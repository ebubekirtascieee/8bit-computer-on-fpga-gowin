==> flow/design.v <==
module Clock(
    input sys_clk,  
    input manual_clk,  
    input sys_rst_n,  
    input clk_select,  
    input HLT,  
    output c_clk
);
parameter cycle_count = 1_350_000;  
reg [24:0] counter = 0;
reg manual_clk_old = 0;
wire manual_clk_inverted = !manual_clk;
wire m_clk_rising = (!manual_clk_old && manual_clk_inverted);
reg a_clk = 0;
reg m_clk = 0;
assign c_clk = (clk_select)? a_clk:m_clk;
always@(posedge sys_clk or negedge sys_rst_n) begin
    if (!sys_rst_n) begin
        counter <= 0;
        a_clk <= 0;
        m_clk <= 0;
        manual_clk_old <= 0;
    end
    else begin
        counter <= counter + 1;
        manual_clk_old <= manual_clk_inverted;
        if (counter >= cycle_count) begin 
            counter <= 0;
            if (!HLT) a_clk <= !a_clk;
        end
        if (m_clk_rising && !HLT) m_clk <= !m_clk;
    end
end
endmodule
## Reports on Clock

What the tools print for Clock, step after step.
Line numbers count from 1 in the design file above.
Operators carry their Yosys type and port widths (W data, S select, Z words).
A cell with -- has no value.

| set-up | value |
|---|---|
| top module | Clock |
| clock input | sys_clk |
| cell library | sky130hd |
| timing corner | tt_025C_1v80 |

## Elaborated design

Yosys after proc, flatten, opt, wreduce and memory -nomap, before mapping. Enables and synchronous resets that opt folds into registers are not counted as muxes. Memory bits, and registers merged into a memory's read port (data or address), are not among the register bits. Print and check cells are not counted. Equal cells are merged and count once.

| word-level totals | value |
|---|---|
| output and inout bits | 1 |
| input port bits | 5 |
| bits in registers | 28 |

| operators by class | value |
|---|---|
| magnitude comparators | 1 |
| bitwise operators | 1 |
| mux-type cells | 2 |
| $add $sub $neg | 1 |
| reductions and logical operators | 8 |

Operators with widths:

| kind | count |
|---|---|
| $add A25 B1 Y25 const B | 1 |
| $ge A25 B21 Y1 const B | 1 |
| $mux W25 | 1 |
| $logic_not A1 Y1 | 5 |
| $logic_and A1 B1 Y1 | 2 |
| $reduce_and A2 Y1 | 1 |
| $not A1 Y1 | 1 |
| $mux W1 | 1 |

## Logic depth

Longest topological path by Yosys (ltp), each cell counted once; first at word level (registers and memories cut), then after technology mapping (sequential cells cut; the memories' decode and read muxes count).

| logic depth | value |
|---|---|
| depth after elaboration | 3 |
| ABC_AREA | 0 |
| depth in mapped cells | 6 |
| depth with buffers taken out | 5 |

## Mapped cells and area

The flow's flattened synthesis, as Yosys stat reports it; memories are mapped. The netlist is that of the ABC_AREA named above (0 if unset); the other value can give another one.

| synthesis totals | value |
|---|---|
| flip-flop cells | 28 |
| buffers | 4 |
| cell area after synthesis | 1,387.6 µm² |
| standard cells after synthesis | 134 |
| sequential area | 700.7 µm² |

Cell types:

| cell type | count | area in all (µm²) |
|---|---|---|
| sky130_fd_sc_hd__dfrtp_1 | 28 | 700.672 |
| sky130_fd_sc_hd__xor2_1 | 10 | 87.584 |
| sky130_fd_sc_hd__and4_1 | 7 | 61.309 |
| sky130_fd_sc_hd__nor2_1 | 14 | 52.55 |
| sky130_fd_sc_hd__a21oi_1 | 9 | 45.043 |
| sky130_fd_sc_hd__nand4_1 | 7 | 43.792 |
| sky130_fd_sc_hd__buf_6 | 3 | 33.782 |
| sky130_fd_sc_hd__inv_1 | 9 | 33.782 |
| sky130_fd_sc_hd__or4_1 | 4 | 30.029 |
| sky130_fd_sc_hd__xnor2_1 | 3 | 26.275 |
| sky130_fd_sc_hd__ha_1 | 2 | 25.024 |
| sky130_fd_sc_hd__nand3_1 | 5 | 25.024 |
| sky130_fd_sc_hd__o21ai_0 | 5 | 25.024 |
| sky130_fd_sc_hd__or3_1 | 4 | 25.024 |
| sky130_fd_sc_hd__o31ai_4 | 1 | 21.27 |
| sky130_fd_sc_hd__nand2_1 | 4 | 15.014 |
| sky130_fd_sc_hd__o31ai_1 | 2 | 15.014 |
| sky130_fd_sc_hd__and3_1 | 2 | 12.512 |

Other cell types: 13; their cells: 15.

## Worst setup path after synthesis

OpenSTA on the mapped netlist: ideal clock, no wires. The path of least setup slack (recovery checks aside). Input and output delay are each 20% of the period. Register names are those of the netlist, which keeps one name where synthesis merged equal registers.

| timing path after synthesis | value |
|---|---|
| path type | reg-to-reg |
| from | register counter[13] |
| to | register counter[18] |
| setup time | 130 ps |
| clock period | 2,710 ps |
| buffers on the path | 2 |
| launch time at the first pin | 0 ps |
| data arrival time | 1,733 ps |
| setup slack | 847 ps |
| delay of the path | 1,863 ps |
| stages | 7 |
| period reached after synthesis | 1,863 ps |

"delay of the path" is the arrival time less input delay plus setup time.
"stages" counts driving pins, that of a launching flip-flop among them; a cell with two outputs on the path counts twice.
"period reached after synthesis" = period - worst setup slack (recovery checks aside). The figure is calculated, with input and output delays left at 20% of the set period.
The rows between start and end are the longest chain of elaborated cells between them; the timing report does not say that the signal goes this way. Where chains are equally long, one stands for them.
Each line given opens the expression or statement behind the cell; cells for indexed reads and writes are added by Yosys, which also makes memories of some case tables.
A register here has more assigning lines than the two given.

| between the ends, after synthesis | value |
|---|---|
| cell sequence | sky130_fd_sc_hd__dfrtp_1 > sky130_fd_sc_hd__buf_6 > sky130_fd_sc_hd__or4b_1 > sky130_fd_sc_hd__o211a_1 > sky130_fd_sc_hd__o31ai_4 > sky130_fd_sc_hd__buf_6 > sky130_fd_sc_hd__a21oi_1 |
| cells in the longest elaborated chain | 2 |
| elaborated cells between the ends (all ways) | 3 |
| RTL lines with such cells | 2 |
| classes of those cells | add/sub: 1; compare: 1; mux: 1 |

RTL lines, path after synthesis:

| item | line | source |
|---|---|---|
| from (decl) | 10 | `reg [24:0] counter = 0;` |
| from (assign) | 19 | `counter <= 0;` |
| from (assign) | 25 | `counter <= counter + 1;` |
| $add A25 B1 Y25 | 25 |  |
| $mux W25 | 27 | `if (counter >= cycle_count) begin` |
| to (assign) | 25 |  |
| to (assign) | 28 | `counter <= 0;` |
| to (decl) | 10 |  |

## Timing after layout

From the final timing report of run 1: the path of least setup slack in the routed layout; clock arrival at registers is part of the times.
The path's times are printed in steps of 10 ps; the period is the one set.

| timing path post-layout | value |
|---|---|
| path type | reg-to-reg |
| from | register counter[16] |
| to | register counter[3] |
| launch time at the first pin | 270 ps |
| data arrival time | 1,950 ps |
| setup slack | 330 ps |
| buffers on the path | 1 |
| clock period | 2,110 ps |
| setup time | 100 ps |
| stages | 6 |

The rows between start and end are the longest chain of elaborated cells between them; the timing report does not say that the signal goes this way. Where chains are equally long, one stands for them.
A register here has more assigning lines than the two given.

| between the ends, post-layout | value |
|---|---|
| cell sequence | sky130_fd_sc_hd__dfrtp_1 > sky130_fd_sc_hd__or4b_1 > sky130_fd_sc_hd__o211a_1 > sky130_fd_sc_hd__o31ai_4 > sky130_fd_sc_hd__buf_6 > sky130_fd_sc_hd__nor2_1 |
| cells in the longest elaborated chain | 2 |
| elaborated cells between the ends (all ways) | 2 |
| RTL lines with such cells | 1 |
| classes of those cells | compare: 1; mux: 1 |

RTL lines, path post-layout:

| item | line | source |
|---|---|---|
| from (decl) | 10 | `reg [24:0] counter = 0;` |
| from (assign) | 19 | `counter <= 0;` |
| from (assign) | 25 | `counter <= counter + 1;` |
| $ge A25 B21 Y1 | 27 | `if (counter >= cycle_count) begin` |
| $mux W25 | 27 |  |
| to (assign) | 25 |  |
| to (assign) | 28 | `counter <= 0;` |
| to (decl) | 10 |  |

# Flow runs of Clock

Design Clock on sky130hd. What follows are 2 stored runs of the flow, each under its own settings; their order means nothing. The constraints put input and output delay at 20% of the set period each and load the outputs with 0.01 pF.
"period achieved" is the run's clock period less its worst setup slack. It is reckoned from that one timing run; input and output delays stay at 20% of the period that was set.
"allowed time less slack (worst setup path)" means the part of the period allowed to the worst setup path (the constraints hold back 20% at inputs and 20% at outputs) less its slack; where the path has registers, the arrival times of their clocks count too.
"power" is the tool's figure for a default switching activity; nothing was simulated.
"allowed time less slack (worst setup path)" is given in steps of 10 ps.
Among the settings, n/a means not set for that run.
Among the results, n/a means that no value is shown for the run.

| setting or result | run 1 | run 2 |
|---|---|---|
| period_ns | 2.11 | 1.5 |
| CORE_UTILIZATION | 27 | 54 |
| SETUP_SLACK_MARGIN | 0.55 | n/a |
| PLACE_DENSITY_LB_ADDON | 0.0 | n/a |
| CELL_PAD_IN_SITES_GLOBAL_PLACEMENT | 3 | 3 |
| SLEW_MARGIN | 0 | 20 |
| MIN_ROUTING_LAYER | met1 | n/a |
| MAX_ROUTING_LAYER | met4 | n/a |
| CAP_MARGIN | 20 | 35 |
| CORE_MARGIN | 2 | 7 |
| ABC_AREA | n/a | 0 |
| CTS_CLUSTER_SIZE | n/a | 36 |
| area of the die (µm²) | 5,729.0 | n/a |
| period achieved (ps) | 1,783 | n/a |
| post-synthesis cell area (µm²) | 1,387.6 | n/a |
| allowed time less slack (worst setup path) (ps) | 1,780 | n/a |
| class of the worst setup path | reg-to-reg | n/a |
| power (µW) | 930.6 | n/a |
| standard-cell area after routing (µm²) | 1,680.4 | n/a |
| smallest hold slack (ps) | 476 | n/a |
| sum of negative setup slack (ps) | 0 | n/a |
| final utilization (%) | 33.3 | n/a |
| setup slack of the worst path (ps) | 327 | n/a |

Run 2: stopped before the end: placement reported GPL-0301
